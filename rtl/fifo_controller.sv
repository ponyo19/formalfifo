==> flow/design.v <==
module fifo_controller #(
    parameter ADDR_WIDTH = 4
) (
    input logic     in_clk,
    input logic     in_rst,
    input logic     in_ren,
    input logic     in_wen,
    output logic    out_empty,
    output logic    out_full,
    output logic [ADDR_WIDTH-1:0] out_raddr,
    output logic [ADDR_WIDTH-1:0] out_waddr
);
    logic [ADDR_WIDTH:0] raddr_ptr;
    logic [ADDR_WIDTH:0] waddr_ptr;
    logic rloop;
    logic wloop;
    assign rloop = raddr_ptr[ADDR_WIDTH];
    assign wloop = waddr_ptr[ADDR_WIDTH];
    assign out_raddr = raddr_ptr[ADDR_WIDTH-1:0];
    assign out_waddr = waddr_ptr[ADDR_WIDTH-1:0];
    assign out_empty    = (rloop == wloop) && (out_raddr == out_waddr);
    assign out_full     = (rloop != wloop) && (out_raddr == out_waddr);
    always @(posedge in_clk) begin
        if (in_rst) begin  
            waddr_ptr = 0;
            raddr_ptr = 0;
        end else begin
            if (in_ren && !out_empty)
                raddr_ptr <= raddr_ptr + 1;
            if (in_wen && !out_full)
                waddr_ptr <= waddr_ptr + 1;
        end
    end
endmodule
-- Reports on fifo_controller
The steps from the RTL of fifo_controller to its reports follow in flow order.
Lines are those of the file above, counted from 1.
Library cell names are shortened.
Not given: n/a
- top: fifo_controller
- clock: in_clk
- library: sky130hd
- corner: tt_025C_1v80

-- Word-level counts
Counts by Yosys on the flattened word-level netlist (proc, flatten, opt, wreduce; memories kept). Register bits leave out memories and registers merged into their read ports (data or address); mux counts leave out enables and synchronous resets folded into registers. Print and check cells are left out. Cells with the same type and inputs are merged into one.
- bits of input ports at 4
- bits in registers: 10
- reductions and logical operators at 6
- add/subtract/negate cells: 2
- noted equality and inequality tests: 3
- operators by type and width (operator ; number):
    adder 5 x 1 -> 5 bit with constant B ; 2
    logical AND 1 bit ; 4
    == test 4 bit ; 1
    logical NOT 1 bit ; 2
    == test 1 bit ; 1
    inequality test 1 bit ; 1

-- Longest topological paths
Longest topological path by Yosys (ltp), each cell counted once; first at word level (registers and memories cut), then after technology mapping (sequential cells cut; the memories' decode and read muxes count).
- noted word-level depth: 4
- ABC_AREA: 0
- noted mapped depth: 4

-- Synthesis result
The flow's flattened synthesis, as Yosys stat reports it; memories are mapped. The netlist is that of the ABC_AREA named above (0 if unset); the other value can give another one.
- cell types (cell ; number):
    dfxtp_1 ; 10
    mux2_1 ; 5
    nor2b_1 ; 7
    xor2_1 ; 5
    nand4_1 ; 5
    a21oi_1 ; 6
    mux2_4 ; 2
    nor2_1 ; 7
    ha_1 ; 2
    a21boi_2 ; 2
    nor4_4 ; 1
    mux2i_1 ; 2
    nand2_1 ; 5
    and2_2 ; 2
    a311o_1 ; 1
    xnor2_1 ; 1
    a211oi_1 ; 1
    inv_1 ; 2
    clkbuf_1 ; 1
- noted buffer cells: 1
- chip area (Yosys) at 621.8 µm²
- noted standard cells after synthesis: 67
- area of sequential cells: 200.2 µm²
- flip-flop cells: 10

-- Worst setup path after synthesis
Path of least setup slack by OpenSTA after synthesis, without wires, with an ideal clock, recovery checks aside; 20% of the period is set as input and as output delay. Where synthesis merged equal registers, the netlist keeps one of their names.
- path kind: register -> output
- start point: register waddr_ptr[1]
- end point: output port out_empty
- stages: 4
- launch time at the first pin: 0 ps
- period: 2130 ps
- arrival time at 1300 ps
- noted slack: 404 ps
- delay of the path: 1300 ps
- synthesis period reached: 1726 ps
"delay of the path" = arrival - input delay + setup time.
A path that ends at an output port has no setup time.
"stages" counts driving pins, that of a launching flip-flop among them; a cell with two outputs on the path counts twice.
"synthesis period reached" = period - worst setup slack (recovery checks aside). The figure is calculated, with input and output delays left at 20% of the set period.
The rows between start and end are the longest chain of elaborated cells between them; the timing report does not say that the signal goes this way. Where chains are equally long, one stands for them.
A line is the first line of the expression or statement that the cell stems from. Yosys adds cells for indexed reads and writes and turns some case tables into memories.
- path through: dfxtp_1 xor2_1 nor4_4 and2_2
- cells in the longest elaborated chain at 2
- noted elaborated cells on any way between the ends: 2
- classes of those cells: eq/ne: 1; reduce/logical: 1
- ends and longest elaborated chain, post-synthesis (item ; RTL line ; source):
    from (decl) ; 14 ; logic [ADDR_WIDTH:0] waddr_ptr;
    from (assign) ; 25 ; waddr_ptr = 0;
    from (assign) ; 31 ; waddr_ptr <= waddr_ptr + 1;
    == test 4 bit ; 21 ; assign out_empty    = (rloop == wloop) && (out_raddr == out_waddr);
    logical AND 1 bit ; 21 ;
    to (decl) ; 8 ; output logic    out_empty,

-- Worst path after layout
Path of least setup slack in the final report of flow run 2 (OpenROAD, finished layout, wires in). Where an end is a register, its clock arrival counts in the times.
The report prints the path's times to 10 ps; the period is as set.
- path kind: register -> output
- start point: register waddr_ptr[2]
- end point: output port out_empty
- stages: 6
- period: 1760 ps
- launch time at the first pin: 260 ps
- noted slack: -80 ps
- arrival time at 1480 ps
The rows between start and end are the longest chain of elaborated cells between them; the timing report does not say that the signal goes this way. Where chains are equally long, one stands for them.
- path through: dfxtp_2 xor2_2 nor4_4 buf_4 and2_4 buf_6
- cells in the longest elaborated chain at 2
- noted elaborated cells on any way between the ends: 2
- classes of those cells: eq/ne: 1; reduce/logical: 1
- ends and longest elaborated chain, post-layout (item ; RTL line ; source):
    from (decl) ; 14 ; logic [ADDR_WIDTH:0] waddr_ptr;
    from (assign) ; 25 ; waddr_ptr = 0;
    from (assign) ; 31 ; waddr_ptr <= waddr_ptr + 1;
    == test 4 bit ; 21 ; assign out_empty    = (rloop == wloop) && (out_raddr == out_waddr);
    logical AND 1 bit ; 21 ;
    to (decl) ; 8 ; output logic    out_empty,

Wiki page: fifo_controller / flow data

2 stored runs of fifo_controller in the flow (synthesis by Yosys, layout by OpenROAD, sky130hd cells), in arbitrary order. Constraints: input delay and output delay 20% of the set period each, output load 0.01 pF.
"achieved clock period" means the clock period less the worst setup slack. The figure is calculated, with input and output delays left at 20% of the set period.
"time of the worst setup path" means the part of the period allowed to the worst setup path (the constraints hold back 20% at inputs and 20% at outputs) less its slack; where the path has registers, the arrival times of their clocks count too.
"total power of the final layout": no workload was simulated; the value follows from the tool's default switching activity.
"time of the worst setup path" is known to 10 ps.

Flow run 1
Settings were period_ns = 2.16; CORE_UTILIZATION = 53; SETUP_SLACK_MARGIN = 0.25; PLACE_DENSITY = 0.57; CORE_ASPECT_RATIO = 0.53; CELL_PAD_IN_SITES_DETAIL_PLACEMENT = 2; TNS_END_PERCENT = 65; ABC_AREA = 1; GPL_ROUTABILITY_DRIVEN = 1; CAP_MARGIN = 15; SLEW_MARGIN = 40; MIN_ROUTING_LAYER = met1; CORE_MARGIN = 2
- stopped before the end: floorplanning reported PDN-0185

Flow run 2
Settings were period_ns = 1.76; SETUP_SLACK_MARGIN = 0.39; CAP_MARGIN = 20; CORE_MARGIN = 2; CORE_UTILIZATION = 40; SLEW_MARGIN = 20
- noted the achieved clock period: 1836 ps
- total negative slack on setup checks: -153 ps
- synthesis area: 621.8 µm²
- area of the die at 1886.2 µm²
- worst setup slack after layout at -76 ps
- noted the time of the worst setup path: 1480 ps
- critical path type: register -> output
- worst hold slack at 626 ps
- total power of the final layout at 0.9256 mW
- utilization after routing: 72.5%
- standard-cell area of the final layout: 1079.8 µm²
